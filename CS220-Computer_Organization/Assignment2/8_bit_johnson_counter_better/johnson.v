==> flow/design.v <==
module johnson(clk,reset,out);
input clk,reset;
output reg [7:0] out;
integer left = -1, right = -1;
always @ (posedge clk or posedge reset)  begin
        if(reset)
        begin
                left = -1;
                right = -1;
                out<=0;
        end
        else begin
        if(left<7) begin
            left = left + 1;
            out[left]<=1'b1;
        end else begin
            if(right==7) begin
                out <= 0;
                left=-1;
                right=-1;
            end else begin
                right = right + 1;
                out[right]<=1'b0;
            end
        end
  end
end
endmodule    
# Step by step through the tools: johnson
# The steps from the RTL of johnson to its reports follow in flow order.
# Lines are those of the file above, counted from 1.
# Cell names lack the library's common part.
# The mark -- stands for no value.
# design
top_module,johnson
clock_port,clk
cell_library,sky130hd
lib_corner,tt_025C_1v80

# Elaborated design
# Counts by Yosys on the flattened word-level netlist (proc, flatten, opt, wreduce; memories kept). Register bits leave out memories and registers merged into their read ports (data or address). Print and check cells are left out. Cells with the same type and inputs are merged into one.
# bits
ff_bits,72
input_bits,2
output_inout_bits,8
word_cells,24
# classes
addsub,4
cmp,1
n_eq,1
n_shift,3
muxes,5
bitwise,6
reduce_and_logical,1
# ops
operator,n
1-bit by 33-bit variable shift with 8-bit output (first input constant),3
32-bit two-way mux,3
32-bit negation with 33-bit output,2
32-bit by 2-bit adder with 32-bit output (second input constant),2
32-bit by 4-bit < comparator with 1-bit output (second input constant),1
32-bit by 4-bit equality test with 1-bit output (second input constant),1
8-bit bitwise AND,2
8-bit OR,2
8-bit inverter,2
8-bit two-way mux,2
2-bit nonzero test,1

# Depth
# Yosys ltp: most cells in a row. Word level: on the elaborated netlist, between registers, memories and ports. Mapped: between sequential cells and ports; inverters and the memories' decode and read muxes count.
# logic_depth
depth_word,8
abc_area,1
ltp_mapped,27
ltp_nobuf,26

# Mapped cells and area
# Yosys stat after the flow's synthesis: flattened, memories mapped to cells. It holds for the ABC_AREA given above (unset counts as 0); a run with the other value may have another netlist.
# by_type
cell,n,type_area_um2
nand2_1,502,1.88E+03
dfstp_2,64,1.68E+03
nor2_1,192,720.691
inv_1,179,671.894
nand3_1,121,605.581
nand4_1,60,375.36
a22oi_1,43,322.81
nand2_2,40,250.24
nor2_4,20,225.216
nor2_2,34,212.704
dfrtp_1,8,200.192
nor2_8,8,160.154
nand2_4,13,146.39
xor2_1,12,105.101
nand3_2,10,100.096
o22ai_1,13,81.328
nor4_1,9,56.304
a21oi_1,11,55.053
# Not listed: further types 20, cells in them 77.
# synth_totals
cells,1416
synth_area_um2,8300.5
sequential_area_um2,1881.8
ff_cells,72

# Timing after synthesis
# Path of least setup slack by OpenSTA after synthesis, without wires, with an ideal clock, recovery checks aside; 20% of the period is set as input and as output delay. Where synthesis merged equal registers, the netlist keeps one of their names.
# synth_path
path_type,reg2reg
start,reg right[1]
end,reg out[1]
tclk_ns,6.57
setup_ns,0.116
arrival_time_ns,2.848
required_time_ns,6.454
slack_ns,3.606
path_delay_ns,2.964
driving_pins,22
synth_period_reached_ns,2.964
# "path_delay_ns" is the arrival time less input delay plus setup time.
# "driving_pins": output pins that drive a net of the path, with the launching flip-flop's if there is one; two outputs of one cell count as two.
# "synth_period_reached_ns" is the clock period less the worst setup slack; recovery checks do not enter. This is arithmetic on one report: input and output delays are still those of the set period (20% each).
# At most two assigning lines are given for a register; there are more.
# Lines with a computed index may be missing from the assigning lines.
# synth_between
cell_sequence,dfstp_2 ha_1 nor2_1 nand2_1 nor2_1 nand2_1 nor2_4 nand2_4 nor2_8 nand3_4 nor2_4 nand2_2 o21ai_1 nand2_1 clkinv_1 nand2_2 nand2_2 nand2_2 nor3_4 nand4_1 nand2_1 nand2_1
# synth_lines
item,line_no,text
start: declaration,4,"integer left = -1, right = -1;"
start: assignment,9,right = -1;
start: assignment,20,right=-1;
end: assignment,10,out<=0;
end: assignment,18,out <= 0;
end: declaration,3,output reg [7:0] out;
# Chain of elaborated cells between the ends: none given.

# Timing after layout
# From the final timing report of entry B: the path of least setup slack in the routed layout; clock arrival at registers is part of the times.
# layout_path
path_type,reg2reg
start,reg right[0]
end,reg out[1]
tclk_ns,5.46
setup_ns,0.10
arrival_time_ns,4.57
required_time_ns,5.72
slack_ns,1.15
driving_pins,23
# At most two assigning lines are given for a register; there are more.
# Lines with a computed index may be missing from the assigning lines.
# layout_between
cell_sequence,dfstp_2 ha_1 nand2_2 nor2_8 nand2_4 nand2_1 nand2_1 nor2_1 nand2_1 nor2_1 nand2_1 nor2_1 nand4_1 nand2_1 nand3_1 nor2_1 nand2_1 nand2_1 nand3_1 nor3_4 nand4_1 nand2_1 nand2_1
# layout_lines
item,line_no,text
start: declaration,4,"integer left = -1, right = -1;"
start: assignment,9,right = -1;
start: assignment,20,right=-1;
end: assignment,10,out<=0;
end: assignment,18,out <= 0;
end: declaration,3,output reg [7:0] out;
# Chain of elaborated cells between the ends: none given.

## Implementation results

Module johnson, platform sky130hd: 2 stored runs of the flow (Yosys, OpenROAD) with differing settings, in no particular order. Input and output delays are each 20% of the period that was set; the output load is 0.01 pF.
By "power.total_uw" is meant OpenSTA's value without simulated activity: inputs other than the clock are taken to toggle once in ten clock periods, and the tool carries that through the logic.

Entry A, flow files:
==> flow/run.sh <==
#!/bin/bash
# the make line also repeats the synthesis and layout settings of config.mk as NAME=value (left out here)
make -C /OpenROAD-flow-scripts/flow DESIGN_CONFIG=/design/flow/config.mk WORK_HOME=/design/flow/orfs CLKGATE_MAP_FILE= finish
==> flow/config.mk <==
export PLATFORM = sky130hd
export DESIGN_NAME = johnson
export DESIGN_NICKNAME = johnson
export VERILOG_FILES = /design/flow/design.v
export SDC_FILE = /design/flow/constraint.sdc
export NUM_CORES = 4
export LEC_CHECK = 0
export ABC_AREA = 0
export CAP_MARGIN = 30
export CELL_PAD_IN_SITES_DETAIL_PLACEMENT = 0
export CELL_PAD_IN_SITES_GLOBAL_PLACEMENT = 1
export CORE_MARGIN = 2
export CORE_UTILIZATION = 67
export CTS_CLUSTER_DIAMETER = 171
export GPL_TIMING_DRIVEN = 0
export HOLD_SLACK_MARGIN = 0.11
export PLACE_DENSITY_LB_ADDON = 0.11
export SLEW_MARGIN = 20
export TNS_END_PERCENT = 75
==> flow/constraint.sdc <==
create_clock -name core_clock -period 4.32 [get_ports {clk}]
set_input_delay 0.8640 -clock core_clock [delete_from_list [all_inputs] [get_ports {clk}]]
set_output_delay 0.8640 -clock core_clock [all_outputs]
set_load 0.01 [all_outputs]

Entry A: unfinished; error FLW-0024 in placement

Entry B, flow files:
==> flow/run.sh <==
#!/bin/bash
# the make line also repeats the synthesis and layout settings of config.mk as NAME=value (left out here)
make -C /OpenROAD-flow-scripts/flow DESIGN_CONFIG=/design/flow/config.mk WORK_HOME=/design/flow/orfs CLKGATE_MAP_FILE= finish
==> flow/config.mk <==
export PLATFORM = sky130hd
export DESIGN_NAME = johnson
export DESIGN_NICKNAME = johnson
export VERILOG_FILES = /design/flow/design.v
export SDC_FILE = /design/flow/constraint.sdc
export NUM_CORES = 4
export LEC_CHECK = 0
export ABC_AREA = 1
export CAP_MARGIN = 20
export CELL_PAD_IN_SITES_DETAIL_PLACEMENT = 2
export CORE_MARGIN = 2
export CORE_UTILIZATION = 15
export CTS_CLUSTER_SIZE = 30
export GPL_ROUTABILITY_DRIVEN = 0
export MAX_ROUTING_LAYER = met4
export MIN_ROUTING_LAYER = met2
export PLACE_DENSITY_LB_ADDON = 0.17
export SETUP_SLACK_MARGIN = 0.72
export SLEW_MARGIN = 20
==> flow/constraint.sdc <==
create_clock -name core_clock -period 5.46 [get_ports {clk}]
set_input_delay 1.0920 -clock core_clock [delete_from_list [all_inputs] [get_ports {clk}]]
set_output_delay 1.0920 -clock core_clock [all_outputs]
set_load 0.01 [all_outputs]

==> results of entry B, as CSV <==
result,value
setup_worst_slack_ns,1.154
utilization_frac,0.174
ys_area_um2,8300.5
total_die_area_um2,57233.4
holdWs_ns,0.538
power.total_uw,1270
